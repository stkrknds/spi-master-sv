==> flow/design.v <==
module spi#(CLK_PER_SCLK_EDGE = 1,                      
            DATA_WIDTH = 8)                             
           (input  logic [1:0]               mode,      
            input  logic [DATA_WIDTH - 1:0]  snd_data,  
            input  logic                     start,     
            input  logic                     MISO,      
            input  logic                     clk,       
            input  logic                     rst,       
            output logic                     ready,     
            output logic                     SCLK,      
            output logic                     MOSI,      
            output logic                     SS,        
            output logic [DATA_WIDTH - 1:0]  rcv_data,  
            output logic                     done);     
enum logic[2:0]  {sIdle      = 3'b000,
                  sWait      = 3'b001,
                  sFirstEdge = 3'b010,
                  sActive    = 3'b011,
                  sLastEdge  = 3'b100,
                  sDone      = 3'b101,
                  XXX        = 'x    } state;
logic CPOL;
logic CPHA;
logic idle_SCLK;
logic snd_shift_en;
logic rcv_shift_en;
logic snd_edge;
logic rcv_edge;
logic cnt_en;
logic SCLK_en;
logic once_per_SCLK_cycle;
logic half_cycle_end;
logic transfer_end;
logic init;
logic active;
logic[$clog2(DATA_WIDTH):0]        SCLK_cycle_cnt;
logic[$clog2(CLK_PER_SCLK_EDGE):0] CLK_cycle_cnt;
logic[DATA_WIDTH - 1:0] snd_data_buffer;
logic[DATA_WIDTH - 1:0] rcv_data_buffer;
always_ff @(posedge clk, posedge rst) begin
    if(rst) begin
        SS <= '1;
        ready <= '1;
        init <= '1;
        SCLK_en <= '0;
        cnt_en <= '0;
        active <= '0;
        done <= '0;
                                    state <= sIdle;
    end
    else begin
        case(state)
            sIdle : begin
                if(start) begin
                    SS <= '1;
                    ready <= '0;
                    init <= '0;
                    SCLK_en <= '0;
                    cnt_en <= '0;
                    active <= '0;
                    done <= '0;
                                    state <= sWait;
                end
            end
            sWait : begin
                SS <= '0;
                ready <= '0;
                init <= '0;
                SCLK_en <= '1;
                cnt_en <= '1;
                active <= '0;
                done <= '0;
                                    state <= sFirstEdge;
            end
            sFirstEdge : begin
                if(half_cycle_end) begin
                    SS <= '0;
                    ready <= '0;
                    init <= '0;
                    SCLK_en <= '1;
                    cnt_en <= '1;
                    active <= '1;
                    done <= '0;
                                    state <= sActive;
                end
            end
            sActive : begin
                if(transfer_end) begin
                    SS <= '0;
                    ready <= '0;
                    init <= '0;
                    SCLK_en <= '0;
                    cnt_en <= '1;
                    active <= '0;
                    done <= '0;
                                    state <= sLastEdge;
                end
            end
            sLastEdge : begin
                if(half_cycle_end) begin
                    SS <= '1;
                    ready <= '0;
                    init <= '0;
                    SCLK_en <= '0;
                    cnt_en <= '0;
                    active <= '0;
                    done <= '1;
                                    state <= sDone;
                end
            end
            sDone : begin
                SS <= '1;
                ready <= '1;
                init <= '1;
                SCLK_en <= '0;
                cnt_en <= '0;
                active <= '0;
                done <= '0;
                                    state <= sIdle;
            end
        endcase
    end
end
assign CPOL = mode[1];
assign CPHA = mode[0];
assign idle_SCLK = CPOL;
assign half_cycle_end = CLK_cycle_cnt == CLK_PER_SCLK_EDGE - 1;
assign transfer_end = (SCLK_cycle_cnt == DATA_WIDTH) && half_cycle_end;
assign snd_shift_en = snd_edge && active && half_cycle_end;
assign rcv_shift_en = rcv_edge && SCLK_en && half_cycle_end;
always_ff @(posedge clk) begin
    if(init) begin
        SCLK <= idle_SCLK;
        snd_edge <= CPHA;
        rcv_edge <= ~CPHA;
        CLK_cycle_cnt <= '0;
        SCLK_cycle_cnt <= '0;
        once_per_SCLK_cycle <= '1;
        snd_data_buffer <= snd_data;
    end
    if(half_cycle_end) begin
        if(cnt_en) begin
            CLK_cycle_cnt <= '0;
            SCLK_cycle_cnt <= SCLK_cycle_cnt + once_per_SCLK_cycle;
            once_per_SCLK_cycle <= ~once_per_SCLK_cycle;
            snd_edge <= ~snd_edge;
            rcv_edge <= snd_edge;
        end
        if(SCLK_en)
            SCLK <= ~SCLK;
    end
    else if(cnt_en)
        CLK_cycle_cnt <= CLK_cycle_cnt + 1'b1;
    if(snd_shift_en)
        snd_data_buffer <= snd_data_buffer >> 1;
    if(rcv_shift_en) begin
        rcv_data_buffer <= rcv_data >> 1;
        rcv_data_buffer[DATA_WIDTH - 1] <= MISO;
    end
end
assign MOSI = snd_data_buffer[0];
assign rcv_data = rcv_data_buffer;
endmodule
From RTL to reports: spi
What the tools print for spi, step after step.
Line numbers count from 1 in the design file above.
Operators carry their Yosys type and port widths (W data, S select, Z words).
Library cell names are shortened.
The mark - stands for no value.
- design top: spi
- clock: clk
- library: sky130hd
- library corner: tt_025C_1v80

Word level
Source: Yosys, flattened and elaborated, memories not mapped. Widths are those after wreduce. Registers that Yosys merges into a memory's read port (data or address) are not register bits. Print and check cells do not count. Equal cells are merged and count once.
- noted cells after elaboration: 87
- noted output and inout bits: 13
- input bits at 14
- flip-flop bits (word level) at 34
- $add $sub $neg at 2
- noted bitwise gates (word level): 5
- multiplexer cells: 38
- eq/ne operators at 11
- reduce/logical cells: 14
- operators with widths (operator ; count):
    $mux W1 ; 22
    $pmux W3 S6 ; 1
    $pmux W1 S6 ; 3
    $pmux W1 S5 ; 3
    $mux W4 ; 3
    $mux W3 ; 4
    $ne A2 B2 Y1 const B ; 5
    $reduce_and A5 Y1 ; 2
    $mux W8 ; 1
    $mux W7 ; 1
    $eq A3 B2 Y1 const B ; 2
    $eq A3 B3 Y1 const B ; 2
    $reduce_bool A6 Y1 ; 1
    $logic_and A1 B1 Y1 ; 5
    $not A1 Y1 ; 5
    $reduce_bool A5 Y1 ; 1
    $reduce_or A2 Y1 ; 2
    $add A4 B1 Y4 ; 1
    $eq A4 B4 Y1 const B ; 1
    $reduce_and A4 Y1 ; 1
    $eq A3 B1 Y1 const B ; 1
    $logic_not A3 Y1 ; 1
    $reduce_bool A2 Y1 ; 1
    $add A1 B1 Y1 const B ; 1

Depth
Longest topological path by Yosys (ltp), each cell counted once; first at word level (registers and memories cut), then after technology mapping (sequential cells cut; the memories' decode and read muxes count).
- noted word-level depth: 4
- noted ABC_AREA: 1
- noted depth in mapped cells: 7

Mapped cells and area
Source: synth_stat.txt of the flow (Yosys; design flattened, memories mapped). It holds for the ABC_AREA given above (unset counts as 0); a run with the other value may have another netlist.
- cell types (cell ; count ; area in all (µm²)):
    edfxtp_1 ; 15 ; 450.432
    dfrtp_1 ; 9 ; 225.216
    dfxtp_1 ; 10 ; 200.192
    nand2_1 ; 28 ; 105.101
    mux2_4 ; 6 ; 90.086
    dfstp_2 ; 3 ; 78.826
    inv_1 ; 13 ; 48.797
    nor2_8 ; 2 ; 40.038
    nand3_4 ; 2 ; 35.034
    nor2_1 ; 9 ; 33.782
    nand4_1 ; 5 ; 31.28
    ha_1 ; 2 ; 25.024
    o21ai_1 ; 5 ; 25.024
    nand3_1 ; 4 ; 20.019
    nand3_2 ; 2 ; 20.019
    nand2_2 ; 3 ; 18.768
    nor2_2 ; 3 ; 18.768
    a22o_1 ; 2 ; 17.517
Not listed: further types 12, cells in them 18.
- noted cell area after synthesis: 1601.5 µm²
- mapped cells at 141
- area of sequential cells at 954.7 µm²
- flip-flops at 37
- buffer cells at 2

Timing after synthesis
OpenSTA on the mapped netlist: ideal clock, no wires. The path of least setup slack (recovery checks aside). Input and output delay are each 20% of the period. Register names are those of the netlist, which keeps one name where synthesis merged equal registers.
- path kind: register to register
- from: register (name not given)
- to: register snd_data_buffer[0]
- period at 1.52 ns
- arrival time: 0.960 ns
- noted delay of the path: 1.283 ns
- noted required time: 1.197 ns
- noted stages on the path: 4
- noted setup slack: 0.237 ns
- path buffers at 1
- noted period reached after synthesis: 1.283 ns
"delay of the path" is the arrival time less input delay plus setup time.
"stages on the path" counts driving pins, that of a launching flip-flop among them; a cell with two outputs on the path counts twice.
"period reached after synthesis" = period - worst setup slack (recovery checks aside). The figure is calculated, with input and output delays left at 20% of the set period.
The rows between start and end are the longest chain of elaborated cells between them; the timing report does not say that the signal goes this way. Where chains are equally long, one stands for them.
A line is the first line of the expression or statement that the cell stems from. Yosys adds cells for indexed reads and writes and turns some case tables into memories.
The path ends at the enable pin of a flip-flop; only ways to that pin are counted.
- cells stage by stage: dfstp_2 > buf_2 > inv_2 > nand2_1
- length of the longest elaborated chain at 1
- ends and longest elaborated chain, post-synthesis (item ; RTL line ; source):
    $reduce_bool A2 Y1 ; - ;
    to (assign) ; 139 ; snd_data_buffer <= snd_data;
    to (assign) ; 155 ; snd_data_buffer <= snd_data_buffer >> 1;
    to (decl) ; 38 ; logic[DATA_WIDTH - 1:0] snd_data_buffer;

Timing after layout
Path of least setup slack in the final report of run 2 (OpenROAD, finished layout, wires in). Where an end is a register, its clock arrival counts in the times.
- path kind: register to output
- from: register ready
- to: output port ready
- noted required time: 2.43 ns
- period at 3.04 ns
- arrival time: 1.51 ns
- noted stages on the path: 2
- path buffers at 1
- noted setup slack: 0.92 ns
At most two assigning lines are given for a register; there are more.
- cells stage by stage: dfstp_2 > clkdlybuf4s50_1
- length of the longest elaborated chain at 0
- ends and longest elaborated chain, post-layout (item ; RTL line ; source):
    from (decl) ; 9 ; output logic                     ready,
    from (assign) ; 43 ; ready <= '1;
    from (assign) ; 56 ; ready <= '0;
    to (decl) ; 9 ;

Wiki page: spi / flow data

spi through Yosys and OpenROAD on sky130hd: 2 stored runs, unordered, with their settings and measured results. The constraints put input and output delay at 20% of the set period each and load the outputs with 0.01 pF.
"period reached": clock period set for the run, less the worst setup slack. It is reckoned from that one timing run; input and output delays stay at 20% of the period that was set.
"allowed time less slack (worst setup path)": the worst setup path's part of the clock period (all of it between registers, 20% less for each end at a port) less its slack. A launch clock that arrives late makes it longer, a capture clock that arrives late makes it shorter.
"overall power" rests on the timing tool's default activity at the inputs, not on a simulated workload.

Run 1
Settings were period_ns = 1.84; CORE_UTILIZATION = 54; SETUP_SLACK_MARGIN = -0.13; PLACE_DENSITY_LB_ADDON = 0.29; CELL_PAD_IN_SITES_GLOBAL_PLACEMENT = 3; CAP_MARGIN = 20; CORE_MARGIN = 2; SLEW_MARGIN = 20
- no results, placement failed with FLW-0024

Run 2
Settings were period_ns = 3.04; CORE_UTILIZATION = 39; SETUP_SLACK_MARGIN = 0.86; PLACE_DENSITY_LB_ADDON = 0.21; ABC_AREA = 1; GPL_ROUTABILITY_DRIVEN = 1; CAP_MARGIN = 25; CORE_MARGIN = 2; SLEW_MARGIN = 20
- noted the worst setup slack after layout: 0.919 ns
- noted the total negative slack: 0.000 ns
- noted the netlist area reported by Yosys: 1,601.5 µm²
- allowed time less slack (worst setup path) at 1.51 ns
- worst setup path kind: register to output
- noted the worst-case hold slack: 0.453 ns
- noted the period reached: 2.121 ns
- overall power at 1.596 mW
- noted the std-cell area (final layout): 2,028.2 µm²
- post-route utilization at 51.1 %
- noted the total die area: 4,634.9 µm²
